==> flow/design.v <==
module pir(
    input wire clk,
    input wire reset,
    input wire motion_detected_in,
    input wire push_button,
    output reg motion_detected,
    output reg [1:0] state
);
    localparam OFF = 2'b00,
               IDLE = 2'b01,
               MOTION_DETECTED = 2'b10,
               INTERRUPT = 2'b11;
    reg [5:0] countdown;
    always @(posedge clk or posedge reset) begin
        if (reset) begin
            state <= OFF;
            motion_detected <= 1'b0;
            countdown <= 6'd0;
        end else begin
            case (state)
                OFF: begin
                    if (!reset) state <= IDLE;
                end
                IDLE: begin
                    if (motion_detected_in) begin
                        state <= MOTION_DETECTED;
                        motion_detected <= 1'b1;
                    end
                end
                MOTION_DETECTED: begin
                    if (push_button) begin
                        state <= INTERRUPT;
                        motion_detected <= 1'b0;
                        countdown <= 6'd60;  
                    end
                end
                INTERRUPT: begin
                    if (countdown > 0)
                        countdown <= countdown - 1;
                    else
                        state <= IDLE;
                end
            endcase
        end
    end
endmodule
module buzzer(
    input wire motion_detected,
    output reg buzzer_signal
);
    always @(*) begin
        buzzer_signal = motion_detected;
    end
endmodule
module led_rgb(
    input wire [1:0] state,
    output reg [2:0] led_color  
);
    always @(*) begin
        case (state)
            2'b00: led_color = 3'b000;  
            2'b01: led_color = 3'b010;  
            2'b10: led_color = 3'b100;  
            2'b11: led_color = 3'b001;  
            default: led_color = 3'b000;
        endcase
    end
endmodule
module rtc(
    input wire clk,
    input wire reset,
    output reg [31:0] time_data,  
    output reg [5:0] countdown
);
    always @(posedge clk or posedge reset) begin
        if (reset) begin
            time_data <= 32'd0;
            countdown <= 6'd0;
        end else begin
            time_data <= time_data + 1;  
        end
    end
endmodule
module lcd(
    input wire [1:0] state,
    input wire [31:0] time_data,
    input wire [5:0] countdown,
    output reg [127:0] display_text  
);
    always @(*) begin
        case (state)
            2'b00: display_text = "System OFF";
            2'b01: display_text = {"Sensor aktif: ", time_data};
            2'b10: display_text = "Gerakan Terdeteksi";
            2'b11: display_text = {"Countdown: ", countdown};
            default: display_text = "Unknown State";
        endcase
    end
endmodule
module main_system(
    input wire clk,
    input wire reset,
    input wire motion_detected_in,
    input wire push_button,
    output wire buzzer_signal,
    output wire [2:0] led_color,
    output wire [127:0] display_text
);
    wire [1:0] state;
    wire motion_detected;
    wire [31:0] time_data;
    wire [5:0] countdown;
    pir pir_inst(
        .clk(clk),
        .reset(reset),
        .motion_detected_in(motion_detected_in),
        .push_button(push_button),
        .motion_detected(motion_detected),
        .state(state)
    );
    buzzer buzzer_inst(
        .motion_detected(motion_detected),
        .buzzer_signal(buzzer_signal)
    );
    led_rgb led_rgb_inst(
        .state(state),
        .led_color(led_color)
    );
    rtc rtc_inst(
        .clk(clk),
        .reset(reset),
        .time_data(time_data),
        .countdown(countdown)
    );
    lcd lcd_inst(
        .state(state),
        .time_data(time_data),
        .countdown(countdown),
        .display_text(display_text)
    );
endmodule
# From RTL to reports: main_system
# Tool output for the design above, in the order of the flow.
# Lines are those of the file above, counted from 1.
# Operators carry their Yosys type and port widths (W data, S select, Z words).
# Library cell names are shortened.
design:
  design: "main_system"
  clk_port: "clk"
  cell_library: "sky130hd"
  pvt_corner: "tt_025C_1v80"

# Word level
# Yosys after proc, flatten, opt, wreduce and memory -nomap, before mapping. Memory bits, and registers merged into a memory's read port (data or address), are not among the register bits. Print and check cells are not counted. Equal cells are merged and count once.
word_totals:
  register_bits: 41
  elab_cells: 35
classes:
  reduce_logical: 7
  mux: 13
  n_addsub: 2
  n_cmp: 1
  eq_ne: 8
op_table:
  columns: ["op", "count"]
  rows:
  - ["$pmux W128 S4", 1]
  - ["$add A32 B1 Y32 const B", 1]
  - ["$pmux W6 S2", 1]
  - ["$pmux W3 S4", 1]
  - ["$mux W6", 2]
  - ["$ne A2 B2 Y1 const B", 4]
  - ["$pmux W2 S4", 1]
  - ["$mux W2", 4]
  - ["$reduce_and A3 Y1", 2]
  - ["$sub A6 B1 Y6 const B", 1]
  - ["$gt A6 B1 Y1 const B", 1]
  - ["$reduce_and A5 Y1", 1]
  - ["$eq A2 B2 Y1 const B", 2]
  - ["$reduce_bool A2 Y1", 2]
  - ["$reduce_bool A4 Y1", 1]
  - ["$eq A2 B1 Y1 const B", 1]
  - ["$ne A2 B1 Y1 const B", 1]
  - ["$logic_not A2 Y1", 1]
  - ["$pmux W1 S2", 1]
  - ["$mux W1", 2]

# Logic depth
# Yosys ltp: most cells in a row. Word level: on the elaborated netlist, between registers, memories and ports. Mapped: between sequential cells and ports; inverters and the memories' decode and read muxes count.
logic_depth:
  ltp_word: 3
  ABC_AREA: 0
  mapped_depth: 6

# Synthesis result
# Yosys stat after the flow's synthesis: flattened, memories mapped to cells. It holds for the ABC_AREA given above (unset counts as 0); a run with the other value may have another netlist.
# The area totals of this step are shown rounded.
mapped:
  buf_cells: 101
  yosys_area_um2: 3000
  mapped_cells: 340
  seq_area_um2: 1100
  ffs: 43
types:
  columns: ["cell", "count", "area_total_um2"]
  rows:
  - ["dfrtp_1", 42, 1.05E+03]
  - ["buf_4", 89, 668.141]
  - ["xnor2_1", 24, 210.202]
  - ["a21o_1", 21, 157.651]
  - ["nand2_1", 32, 120.115]
  - ["nand3_1", 16, 80.077]
  - ["nand4_1", 11, 68.816]
  - ["xor2_1", 6, 52.55]
  - ["inv_1", 13, 48.797]
  - ["clkbuf_1", 11, 41.29]
  - ["nor2_1", 11, 41.29]
  - ["o21ai_0", 8, 40.038]
  - ["ha_1", 3, 37.536]
  - ["and2_1", 5, 31.28]
  - ["nor3_1", 6, 30.029]
  - ["a22o_1", 3, 26.275]
  - ["dfstp_2", 1, 26.275]
  - ["and3_1", 4, 25.024]
# Not listed: further types 23, cells in them 34.
# By module: a second synthesis without flattening, with its own total; a netlist apart from the flattened one above.
hier_totals:
  cells_unflattened: 370
  hier_area_um2: 3300
# Rows give one instance, submodules left out.
modules:
  columns: ["mod", "n_cells", "mod_seq_area_um2", "mod_area_um2", "n_inst"]
  rows:
  - ["rtc", 136, 800, 1500, 1]
  - ["lcd", 163, 0.0, 1100, 1]
  - ["pir", 67, 230, 620, 1]
  - ["led_rgb", 3, 0.0, 23, 1]
  - ["buzzer", 1, 0.0, 7.5, 1]
  - ["main_system", 0, 0.0, 0.0, 1]

# Path before layout
# Source: OpenSTA report_checks on the synthesized netlist (no wires, ideal clock, input and output delay 20% of the period each), path of least setup slack; recovery checks are left aside. Register names are those of the netlist, which keeps one name where synthesis merged equal registers.
synth_timing:
  path_kind: "register -> output"
  start: "reg pir_inst.state"
  end: "out display_text[18]"
  n_path_buf: 1
  path_delay_ns: 1.467
  arrival_time_ns: 1.467
  out_delay_ns: 0.382
  clock_period_ns: 1.91
  setup_slack_ns: 0.061
  driving_pins: 6
  synth_period_reached_ns: 1.849
# "path_delay_ns" is the arrival time less input delay plus setup time.
# At an output port there is no setup time.
# "driving_pins": output pins that drive a net of the path, with the launching flip-flop's if there is one; two outputs of one cell count as two.
# "synth_period_reached_ns" is the clock period less the worst setup slack; recovery checks do not enter. This is arithmetic on one report: input and output delays are still those of the set period (20% each).
# An end named without its bit number is one bit of that signal or, where synthesis recoded a state register, one of its new flip-flops.
# The rows between start and end are the longest chain of elaborated cells between them; the timing report does not say that the signal goes this way. Where chains are equally long, one stands for them.
# A line is the first line of the expression or statement that the cell stems from. Yosys adds cells for indexed reads and writes and turns some case tables into memories.
# A register here has more assigning lines than the two given.
synth_between:
  cell_sequence: "dfrtp_1 > clkbuf_1 > nor2_1 > inv_1 > nand2_1 > a21o_1"
  elab_chain_cells: 2
  cells_between: 5
  cone_classes: "3 x eq/ne; 1 x mux; 1 x reduce/logical"
synth_lines:
  columns: ["element", "line", "rtl"]
  rows:
  - ["start: declaration", 7, "output reg [1:0] state"]
  - ["start: assignment", 16, "state <= OFF;"]
  - ["start: assignment", 22, "if (!reset) state <= IDLE;"]
  - ["$eq A2 B2 Y1", 91, "case (state)"]
  - ["$pmux W128 S4", 91, null]
  - ["end: declaration", 107, "output wire [127:0] display_text"]

# Timing after layout
# From the final timing report of job 1: the path of least setup slack in the routed layout; clock arrival at registers is part of the times.
layout_timing:
  path_kind: "register -> output"
  start: "reg pir_inst.state"
  end: "out display_text[29]"
  arrival_time_ns: 1.55
  driving_pins: 7
  out_delay_ns: 0.38
  setup_slack_ns: -0.03
  n_path_buf: 4
  clock_period_ns: 1.89
# An end named without its bit number is one bit of that signal or, where synthesis recoded a state register, one of its new flip-flops.
# A register here has more assigning lines than the two given.
layout_between:
  cell_sequence: "dfrtp_2 > buf_4 > nand2b_4 > buf_12 > buf_8 > a21o_1 > buf_2"
layout_lines:
  columns: ["element", "line", "rtl"]
  rows:
  - ["start: declaration", 7, "output reg [1:0] state"]
  - ["start: assignment", 16, "state <= OFF;"]
  - ["start: assignment", 22, "if (!reset) state <= IDLE;"]
  - ["end: declaration", 107, "output wire [127:0] display_text"]
# No chain of elaborated cells between the ends is given.

# Design main_system on sky130hd. What follows are 2 stored runs of the flow, each under its own settings; their order means nothing. The constraints put input and output delay at 20% of the set period each and load the outputs with 0.01 pF.
# "period_less_ws_ns" means the clock period less the worst setup slack. The figure is calculated, with input and output delays left at 20% of the set period.
# "critical_path_time_ns" = time allowed to the worst setup path (clock period - input delay - output delay, where it has them) - its slack; a late launch clock adds to it, a late capture clock takes from it.
# "fin_power_uw" is the tool's figure for a default switching activity; nothing was simulated.
# Values from the reports are rounded here.
runs:
  - name: "job 1"
    settings:
      period_ns: 1.89
      CAP_MARGIN: 20
      CORE_MARGIN: 2
      CORE_UTILIZATION: 40
      SLEW_MARGIN: 20
    results:
      tns_ns: -0.18
      dieArea_um2: 8300
      period_less_ws_ns: 1.925
      hold_worst_slack_ns: 0.48
      ws_setup_ns: -0.035
      synthArea_um2: 3000
      fin_util_pct: 55
      post_route_stdcell_area_um2: 4000
      critical_path_time_ns: 1.55
      worstPathKind: "register -> output"
      fin_power_uw: 4300
  - name: "job 2"
    settings:
      period_ns: 1.56
      CORE_UTILIZATION: 48
      PLACE_DENSITY_LB_ADDON: 0.02
      CELL_PAD_IN_SITES_GLOBAL_PLACEMENT: 3
      CELL_PAD_IN_SITES_DETAIL_PLACEMENT: 2
      GPL_TIMING_DRIVEN: 1
      CAP_MARGIN: 20
      MAX_ROUTING_LAYER: "met5"
      CORE_MARGIN: 2
      SLEW_MARGIN: 20
    outcome: "not finished: placement ended with error FLW-0024"
